==> flow/design.v <==
module tm1638 (
    input  wire        clk,
    input  wire        rst_n,
    output wire        SCLK,    
    output reg         CS_n,        
    inout  wire        DIO,         
    input  wire [63:0] seg,         
    input  wire [7:0]  led,         
    output reg  [7:0]  button       
);
    localparam BRIDGNESS = 3'd0;
    localparam 
        ST_INITIAL  = 2'd0,    
        ST_LEDS_CMD = 2'd1,    
        ST_LEDS     = 2'd2,    
        ST_BUTTON   = 2'd3;    
    localparam 
        DISPLAY_CMD_INST    = {5'h11, BRIDGNESS},
        WR_LED_CMD_INST     = 8'h40,
        START_LED_ADDR_INST = 8'hC0,
        RD_BUTTON_CMD_INST  = 8'h42;
    reg d_out;
    assign DIO = (d_out == 1'b1) ? 1'bZ : 1'b0;
    reg [1:0]  state;
    reg [5:0]  cnt;
    reg [7:0]  but_tam;
    reg [63:0] sub_seg;       
    reg [7:0]  sub_led;       
    reg  [7:0] shift_data;
    reg        shift_start;
    reg        shift_en;
    wire       shift_busy;
    reg sclk_en_out;
    reg sclk_en_in;
    assign SCLK = (sclk_en_out | sclk_en_in)? clk: 1'b1;
    always @(posedge clk or negedge rst_n) begin
        if (!rst_n) begin
            but_tam     <= 8'd0;
            button      <= 8'd0;
            cnt         <= 6'd0;
            shift_data  <= 8'd0;
            shift_start <= 1'b0;
            shift_en    <= 1'b1;
            sclk_en_in  <= 1'b0;
            sub_led     <= 8'd0;
            sub_seg     <= 64'd0;
            state       <= ST_INITIAL;
        end
        else begin
            case (state)
                ST_INITIAL: begin
                    shift_en <= 1'b1;
                    sub_led <= led;
                    sub_seg <= seg;
                    if (!shift_busy) begin
                        shift_data  <= DISPLAY_CMD_INST;
                        shift_start <= 1'b1;
                        if (shift_start) begin
                            shift_start <= 1'b0;
                            shift_en    <= 1'b0;
                            state       <= ST_LEDS_CMD;
                        end
                    end
                end
                ST_LEDS_CMD: begin
                    shift_en <= 1'b1;
                    if (!shift_busy) begin
                        shift_data  <= WR_LED_CMD_INST;
                        shift_start <= 1'b1;
                        if (shift_start) begin
                            shift_start <= 1'b0;
                            shift_en    <= 1'b0;
                            state       <= ST_LEDS;
                        end
                    end
                end
                ST_LEDS: begin
                    shift_en <= 1'b1;
                    shift_start <= 1'b1;
                    if (!shift_busy) begin
                        cnt <= cnt + 1'b1;
                        if (cnt == 6'd0) begin
                            shift_data <= START_LED_ADDR_INST;
                        end
                        else if (cnt < 6'd17) begin
                            if (cnt[0]) begin
                                shift_data <= sub_seg[(cnt >> 1) << 3 +: 8];
                            end
                            else begin
                                shift_data <= {7'd0, sub_led[(cnt >> 1) - 1]};
                            end
                        end
                        else begin
                            shift_en <= 1'b0;
                            cnt      <= 6'd0;
                            state    <= ST_BUTTON;
                        end
                    end
                end
                ST_BUTTON: begin
                    if (!shift_busy) begin
                        cnt <= cnt + 1'b1;
                        if (cnt == 6'd0) begin
                            shift_data  <= RD_BUTTON_CMD_INST;
                            shift_start <= 1'b1;
                            shift_en    <= 1'b1;
                        end
                        else if (cnt < 6'd4) begin
                            shift_start <= 1'b0;
                            if (cnt == 6'd3)
                                sclk_en_in <= 1'b1;
                        end
                        else begin
                            if (cnt[2:0] == 3'd4)
                                but_tam[3:0] <= {DIO, but_tam[3:1]};
                            else if (cnt[2:0] == 3'd0)
                                but_tam[7:4] <= {DIO, but_tam[7:5]};
                        end
                        if (cnt == 6'd36) begin
                            shift_en   <= 1'b0;
                            button     <= but_tam;
                            cnt        <= 6'd0;
                            sclk_en_in <= 1'b0;
                            if (led != sub_led || seg != sub_seg) begin
                                sub_led <= led;
                                sub_seg <= seg;
                                state   <= ST_LEDS_CMD;
                            end
                            else
                                state <= ST_BUTTON;
                        end
                    end
                end
                default: state <= ST_INITIAL;
            endcase
        end
    end
    localparam 
        ST_SHIFT_IDLE  = 1'd0,
        ST_SHIFT_START = 1'd1;
    reg       shift_state;
    reg [2:0] shift_count;
    always @(negedge clk or negedge rst_n) begin
        if (!rst_n) begin
            d_out        <= 1'b1;
            shift_count  <= 3'd0;
            shift_state  <= ST_SHIFT_IDLE;
            CS_n         <= 1'b1;
            sclk_en_out  <= 1'b0;
        end
        else begin
            case (shift_state)
                ST_SHIFT_IDLE: begin
                    d_out       <= 1'b1;
                    sclk_en_out <= 1'b0;
                    if (!shift_en)
                        CS_n <= 1'b1;
                    if (shift_start && shift_en)
                        shift_state <= ST_SHIFT_START;
                    else
                        shift_state <= ST_SHIFT_IDLE;
                end
                ST_SHIFT_START: begin
                    CS_n         <= 1'b0;
                    sclk_en_out  <= 1'b1;
                    d_out        <= shift_data[shift_count];
                    shift_count  <= shift_count + 1'b1;
                    if (shift_count == 3'd7) begin
                        shift_count <= 3'd0;
                        shift_state <= ST_SHIFT_IDLE;
                    end
                end
                default: ;
            endcase
        end
    end
    assign shift_busy = (shift_state == ST_SHIFT_START);
endmodule
=== Tool chain data of tm1638 ===
What the tools print for tm1638, step after step.
Lines are those of the file above, counted from 1.
Library cell names are shortened.
Not given: -

* Top: tm1638
* Clock port: clk
* Standard-cell library: sky130hd
* Library corner: tt_025C_1v80

=== Word-level counts ===
Yosys after proc, flatten, opt, wreduce and memory -nomap, before mapping. Memory bits, and registers merged into a memory's read port (data or address), are not among the register bits. Print and check cells are not counted. Equal cells are merged and count once.

* Input bits: 74
* Bits in latches: 0
* Register bits: 114
* Memories kept: 0
* Memory bits (read-only): 0
* Output and inout port bits: 11
* Bits in writable memories: 0
* Clocked read ports x word width: 0
* Word-level cells: 138

* Divide/modulo/power cells: 0
* Multiplexer cells: 62
* Multiply operators: 0
* Reduce/logical cells: 21
* Bitwise logic cells: 5
* $add $sub $neg: 3
* Shift operators: 3
* Equal/unequal tests: 26
* Order comparisons: 2

{| class="wikitable"
|+ Operators with widths
! kind !! count
|-
| 2-to-1 mux 64 bit || 3
|-
| parallel mux 64 bit (select 2 bit) || 1
|-
| 2-to-1 mux 8 bit || 11
|-
| != test 64 bit || 1
|-
| indexed select 64 x 7 -> 8 bit || 1
|-
| parallel mux 8 bit (select 4 bit) || 1
|-
| 2-to-1 mux 6 bit || 5
|-
| != test 2 bit (second input constant) || 13
|-
| 2-to-1 mux 1 bit || 21
|-
| 2-to-1 mux 2 bit || 10
|-
| parallel mux 8 bit (select 2 bit) || 1
|-
| parallel mux 6 bit (select 2 bit) || 1
|-
| AND reduction 10 bit || 1
|-
| AND reduction 5 bit || 2
|-
| != test 3 bit (second input constant) || 3
|-
| AND reduction 3 bit || 3
|-
| nonzero test 2 bit || 4
|-
| AND reduction 4 bit || 2
|-
| indexed select 8 x 3 -> 1 bit || 1
|-
| indexed select 8 x 6 -> 1 bit || 1
|-
| != test 8 bit || 1
|-
| parallel mux 2 bit (select 4 bit) || 1
|-
| parallel mux 1 bit (select 2 bit) || 4
|-
| AND reduction 7 bit || 1
|-
| equality test 3 bit (second input constant) || 2
|-
| subtractor 5 x 1 -> 6 bit (second input constant) || 1
|-
| adder 6 x 1 -> 6 bit (second input constant) || 1
|-
| equality test 6 x 2 -> 1 bit (second input constant) || 1
|}

Other operator kinds: 19; their cells: 24.

=== Logic depth ===
Yosys ltp: most cells in a row. Word level: on the elaborated netlist, between registers, memories and ports. Mapped: between sequential cells and ports; inverters and the memories' decode and read muxes count.

* Depth after elaboration: 7
* ABC_AREA: 0
* Mapped depth: 9
* Depth with buffers taken out: 8

=== After synthesis ===
Source: synth_stat.txt of the flow (Yosys; design flattened, memories mapped). It holds for the ABC_AREA given above (unset counts as 0); a run with the other value may have another netlist.

{| class="wikitable"
|+ Cell types
! cell type !! count !! area in all (um^2)
|-
| dfrtp_1 || 83 || 2.08E+03
|-
| nand2_1 || 150 || 563.04
|-
| xnor2_1 || 64 || 560.538
|-
| o311ai_1 || 62 || 543.021
|-
| a31oi_1 || 73 || 456.688
|-
| o21ai_0 || 83 || 415.398
|-
| nand3_1 || 77 || 385.37
|-
| clkbuf_1 || 39 || 146.39
|-
| dfrtn_1 || 5 || 125.12
|-
| nand4_1 || 17 || 106.352
|-
| buf_2 || 21 || 105.101
|-
| o311ai_0 || 10 || 87.584
|-
| buf_4 || 11 || 82.579
|-
| dfstp_2 || 3 || 78.826
|-
| xor2_1 || 8 || 70.067
|-
| buf_6 || 6 || 67.565
|-
| ha_1 || 5 || 62.56
|-
| nor4_1 || 8 || 50.048
|}

Not listed: further types 25, cells in them 63.

* Cells in the netlist: 788
* Sequential area: 2280.9 um^2
* Flip-flop cells: 91
* Buffer cells: 84
* Cell area after synthesis: 6363.6 um^2

## Implementation results

tm1638 through Yosys and OpenROAD on sky130hd: 2 stored runs, unordered, with their settings and measured results. The constraints put input and output delay at 20% of the set period each and load the outputs with 0.01 pF.
By "total power after layout" is meant OpenSTA's value without simulated activity: inputs other than the clock are taken to toggle once in ten clock periods, and the tool carries that through the logic.

=== Entry A ===
{| class="wikitable"
! Setting !! Value
|-
| period_ns || 3.94
|-
| CORE_UTILIZATION || 47
|-
| CELL_PAD_IN_SITES_GLOBAL_PLACEMENT || 3
|-
| CELL_PAD_IN_SITES_DETAIL_PLACEMENT || 1
|-
| ABC_AREA || 0
|-
| CTS_CLUSTER_SIZE || 73
|-
| CAP_MARGIN || 20
|-
| SLEW_MARGIN || 10
|-
| CORE_MARGIN || 2
|}
Unfinished; error GPL-0301 in placement.

=== Entry B ===
{| class="wikitable"
! Setting !! Value
|-
| period_ns || 1.96
|-
| CORE_UTILIZATION || 46
|-
| SETUP_SLACK_MARGIN || 0.23
|-
| PLACE_DENSITY_LB_ADDON || 0.19
|-
| HOLD_SLACK_MARGIN || -0.01
|-
| CORE_MARGIN || 9
|-
| TNS_END_PERCENT || 50
|-
| ABC_AREA || 0
|-
| CTS_CLUSTER_DIAMETER || 361
|-
| CAP_MARGIN || 35
|-
| SLEW_MARGIN || 20
|-
! Result !! Value
|-
| Die size || 18391.4 um^2
|-
| Cell area after synthesis || 6363.6 um^2
|-
| Sum of negative setup slack || -40362 ps
|-
| Worst setup slack after layout || -586 ps
|-
| Total power after layout || 4193 uW
|-
| Utilization || 0.635
|}

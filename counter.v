==> flow/design.v <==
module counter (
    input        clk_1mhz,
    input        rst_n,
    output [63:0] seg_flat    
);
    reg [23:0] div_cnt;
    reg        tick_10hz;
    always @(posedge clk_1mhz or negedge rst_n) begin
        if (!rst_n) begin
            div_cnt   <= 0;
            tick_10hz <= 1'b0;
        end else if (div_cnt == 24'd999_999) begin
            div_cnt   <= 0;
            tick_10hz <= 1'b1;
        end else begin
            div_cnt   <= div_cnt + 1'b1;
            tick_10hz <= 1'b0;
        end
    end
    reg [3:0] hex_cnt;
    always @(posedge clk_1mhz or negedge rst_n) begin
        if (!rst_n)
            hex_cnt <= 4'h0;
        else if (tick_10hz)
            hex_cnt <= hex_cnt + 1'b1;
    end
    genvar i;
    generate
        for (i = 0; i < 8; i = i + 1) begin : FLATTEN_OUT
            assign seg_flat[i*8 +: 8] = {1'b0, hex_to_7seg(hex_cnt)};
        end
    endgenerate
    function [6:0] hex_to_7seg;
        input [3:0] hex;
        begin
            case (hex)
                4'h0: hex_to_7seg = 7'b0111111;
                4'h1: hex_to_7seg = 7'b0000110;
                4'h2: hex_to_7seg = 7'b1011011;
                4'h3: hex_to_7seg = 7'b1001111;
                4'h4: hex_to_7seg = 7'b1100110;
                4'h5: hex_to_7seg = 7'b1101101;
                4'h6: hex_to_7seg = 7'b1111101;
                4'h7: hex_to_7seg = 7'b0000111;
                4'h8: hex_to_7seg = 7'b1111111;
                4'h9: hex_to_7seg = 7'b1101111;
                4'hA: hex_to_7seg = 7'b1110111;
                4'hB: hex_to_7seg = 7'b1111100;
                4'hC: hex_to_7seg = 7'b0111001;
                4'hD: hex_to_7seg = 7'b1011110;
                4'hE: hex_to_7seg = 7'b1111001;
                4'hF: hex_to_7seg = 7'b1110001;
                default: hex_to_7seg = 7'b0000000;
            endcase
        end
    endfunction
endmodule
== Tool chain data of counter ==
The steps from the RTL of counter to its reports follow in flow order.
Line numbers count from 1 in the design file above.
The mark -- stands for no value.
Design
  top module: counter
  clock port: clk_1mhz
  cell library: sky130hd
  library corner: tt_025C_1v80

== Word-level counts ==
Source: Yosys, flattened and elaborated, memories not mapped. Widths are those after wreduce; folded enables and synchronous resets count as part of the registers. Registers that Yosys merges into a memory's read port (data or address) are not register bits. Print and check cells do not count.
Yosys's memory passes give these memory sizes; they may raise the number of words (mostly to a power of two), join words into wider ones and drop unused or constant bits.
Word-level totals
  bits in registers: 29
  memory bits (read-only): 896
  memories kept: 8
  input port bits: 2
  output and inout bits: 64
Memories
  (name not given): depth 16, bits a word 7, read ports 1, write ports 0, RTL line 36  | case (hex)
  (name not given): depth 16, bits a word 7, read ports 1, write ports 0, RTL line 36
  (name not given): depth 16, bits a word 7, read ports 1, write ports 0, RTL line 36
  (name not given): depth 16, bits a word 7, read ports 1, write ports 0, RTL line 36
  (name not given): depth 16, bits a word 7, read ports 1, write ports 0, RTL line 36
  (name not given): depth 16, bits a word 7, read ports 1, write ports 0, RTL line 36
Further memories, not shown: 2.
Cells by class
  add/sub/neg operators: 2
  equal/unequal tests: 1
  mux-type cells: 2
Operators with widths (count)
  adder 24 x 1 -> 24 bit (second input constant): 1
  equality test 24 x 20 -> 1 bit (second input constant): 1
  2-to-1 mux 24 bit: 1
  adder 4 x 1 -> 4 bit (second input constant): 1
  2-to-1 mux 1 bit: 1

== Depth ==
Yosys ltp: most cells in a row. Word level: on the elaborated netlist, between registers, memories and ports. Mapped: between sequential cells and ports; inverters and the memories' decode and read muxes count.
Logic depth
  depth after elaboration: 2
  ABC_AREA: 0
  depth in mapped cells: 6

== Mapped cells and area ==
The flow's flattened synthesis, as Yosys stat reports it; memories are mapped. The netlist is that of the ABC_AREA named above (0 if unset); the other value can give another one.
Totals and module areas in this step are rounded.
Cell types
  sky130_fd_sc_hd__dfrtp_1: count 29, area in all 725.696 µm²
  sky130_fd_sc_hd__buf_4: count 57, area in all 427.91 µm²
  sky130_fd_sc_hd__xnor2_1: count 13, area in all 113.859 µm²
  sky130_fd_sc_hd__ha_1: count 9, area in all 112.608 µm²
  sky130_fd_sc_hd__xor2_1: count 8, area in all 70.067 µm²
  sky130_fd_sc_hd__nand4_1: count 10, area in all 62.56 µm²
  sky130_fd_sc_hd__nor2_1: count 14, area in all 52.55 µm²
  sky130_fd_sc_hd__nand2_1: count 13, area in all 48.797 µm²
  sky130_fd_sc_hd__a21oi_1: count 8, area in all 40.038 µm²
  sky130_fd_sc_hd__nor3_1: count 8, area in all 40.038 µm²
  sky130_fd_sc_hd__nor4_1: count 6, area in all 37.536 µm²
  sky130_fd_sc_hd__nand3_4: count 2, area in all 35.034 µm²
  sky130_fd_sc_hd__or4_4: count 3, area in all 33.782 µm²
  sky130_fd_sc_hd__inv_1: count 8, area in all 30.029 µm²
  sky130_fd_sc_hd__nand3_1: count 6, area in all 30.029 µm²
  sky130_fd_sc_hd__o21ai_0: count 4, area in all 20.019 µm²
  sky130_fd_sc_hd__nor2b_1: count 3, area in all 18.768 µm²
  sky130_fd_sc_hd__and4_1: count 2, area in all 17.517 µm²
Other cell types: 15; their cells: 20.
Synthesis totals
  mapped cells: 223
  synthesis area: 2050 µm²
  flip-flops: 29

== Worst setup path after synthesis ==
OpenSTA on the mapped netlist: ideal clock, no wires. The path of least setup slack (recovery checks aside). Input and output delay are each 20% of the period. Register names are those of the netlist, which keeps one name where synthesis merged equal registers.
Path post-synthesis
  kind: reg2out
  start point: register hex_cnt[0]
  end point: output seg_flat[11]
  clock period: 2.46 ns
  time at the first pin: 0.000 ns
  arrival: 1.684 ns
  required time: 1.968 ns
  setup slack: 0.284 ns
  path delay: 1.684 ns
  stages: 6
  buffers on the path: 1
  synthesis period reached: 2.176 ns
"path delay" is the arrival time less input delay plus setup time.
A path that ends at an output port has no setup time.
"stages" counts driving pins, that of a launching flip-flop among them; a cell with two outputs on the path counts twice.
"synthesis period reached" = period - worst setup slack (recovery checks aside). The figure is calculated, with input and output delays left at 20% of the set period.
The rows between start and end are the longest chain of elaborated cells between them; the timing report does not say that the signal goes this way. Where chains are equally long, one stands for them.
A line is the first line of the expression or statement that the cell stems from. Yosys adds cells for indexed reads and writes and turns some case tables into memories.
A memory read counts as a cell of the chain, while the word-level depth stops at memories.
On the way, post-synthesis
  cell sequence: sky130_fd_sc_hd__dfrtp_1 sky130_fd_sc_hd__inv_1 sky130_fd_sc_hd__ha_1 sky130_fd_sc_hd__nand2b_1 sky130_fd_sc_hd__a31oi_1 sky130_fd_sc_hd__buf_4
  cells in the longest elaborated chain: 1
RTL lines, path post-synthesis
  from (decl): RTL line 20  | reg [3:0] hex_cnt;
  from (assign): RTL line 23  | hex_cnt <= 4'h0;
  from (assign): RTL line 25  | hex_cnt <= hex_cnt + 1'b1;
  memory read (16 x 7 bit): RTL line 36  | case (hex)
  to (decl): RTL line 4  | output [63:0] seg_flat
Nets of the timed path that keep an RTL name, with a line that drives or declares them; the list need not be complete.
Named nets, post-synthesis (RTL line)
  seg_flat[3]: 36

== Path in the finished layout ==
Path of least setup slack in the final report of job 1 (OpenROAD, finished layout, wires in). Where an end is a register, its clock arrival counts in the times.
Path after layout
  kind: reg2out
  start point: register hex_cnt[0]
  end point: output seg_flat[59]
  clock period: 2.18 ns
  time at the first pin: 0.28 ns
  arrival: 1.64 ns
  required time: 1.74 ns
  setup slack: 0.10 ns
  stages: 8
  buffers on the path: 2
The rows between start and end are the longest chain of elaborated cells between them; the timing report does not say that the signal goes this way. Where chains are equally long, one stands for them.
A memory read counts as a cell of the chain, while the word-level depth stops at memories.
On the way, after layout
  cell sequence: sky130_fd_sc_hd__dfrtp_2 sky130_fd_sc_hd__inv_4 sky130_fd_sc_hd__buf_6 sky130_fd_sc_hd__ha_4 sky130_fd_sc_hd__nor2b_2 sky130_fd_sc_hd__nor3_2 sky130_fd_sc_hd__a31oi_4 sky130_fd_sc_hd__buf_2
  cells in the longest elaborated chain: 1
RTL lines, path after layout
  from (decl): RTL line 20  | reg [3:0] hex_cnt;
  from (assign): RTL line 23  | hex_cnt <= 4'h0;
  from (assign): RTL line 25  | hex_cnt <= hex_cnt + 1'b1;
  memory read (16 x 7 bit): RTL line 36  | case (hex)
  to (decl): RTL line 4  | output [63:0] seg_flat

==> results <==
Below are 2 stored runs of the flow (Yosys, OpenROAD; platform sky130hd) on counter, each with its settings and what was measured, unordered. Constraints: input delay and output delay 20% of the set period each, output load 0.01 pF.
"clock period achieved" means the clock period less the worst setup slack. The figure is calculated, with input and output delays left at 20% of the set period.
"allowed time less slack (worst setup path)" is the time allowed to the run's worst setup path (the clock period less input and output delay, where it has them) less its slack. Clock arrival times count: a late capture clock shortens it, a late launch clock lengthens it.
By "total power after layout" is meant OpenSTA's value without simulated activity: inputs other than the clock are taken to toggle once in ten clock periods, and the tool carries that through the logic.
Results are given in rounded form.

==> job 1: settings <==
{ "period_ns": 2.18, "SETUP_SLACK_MARGIN": 0.48, "CAP_MARGIN": 20, "CORE_MARGIN": 2, "CORE_UTILIZATION": 40, "SLEW_MARGIN": 20 }
==> job 1: results <==
allowed time less slack (worst setup path): 1.64 ns
class of the worst setup path: reg2out
total negative slack: 0.000 ns
lowest hold slack: 0.474 ns
total power after layout: 1,050 uW
standard-cell area of the final layout: 3,130 µm²
post-synthesis cell area: 2,050 µm²
lowest setup slack: 0.100 ns
area of the die: 5,720 µm²
clock period achieved: 2.080 ns
final design utilization: 62.0%

==> job 2: settings <==
{ "period_ns": 2.77, "CORE_UTILIZATION": 52, "PLACE_DENSITY_LB_ADDON": 0.29, "CORE_MARGIN": 6, "CELL_PAD_IN_SITES_GLOBAL_PLACEMENT": 3, "CELL_PAD_IN_SITES_DETAIL_PLACEMENT": 1, "ABC_AREA": 0, "SLEW_MARGIN": 10, "MIN_ROUTING_LAYER": "met2", "MAX_ROUTING_LAYER": "met5", "CAP_MARGIN": 20 }
==> job 2: results <==
no results, placement failed with FLW-0024
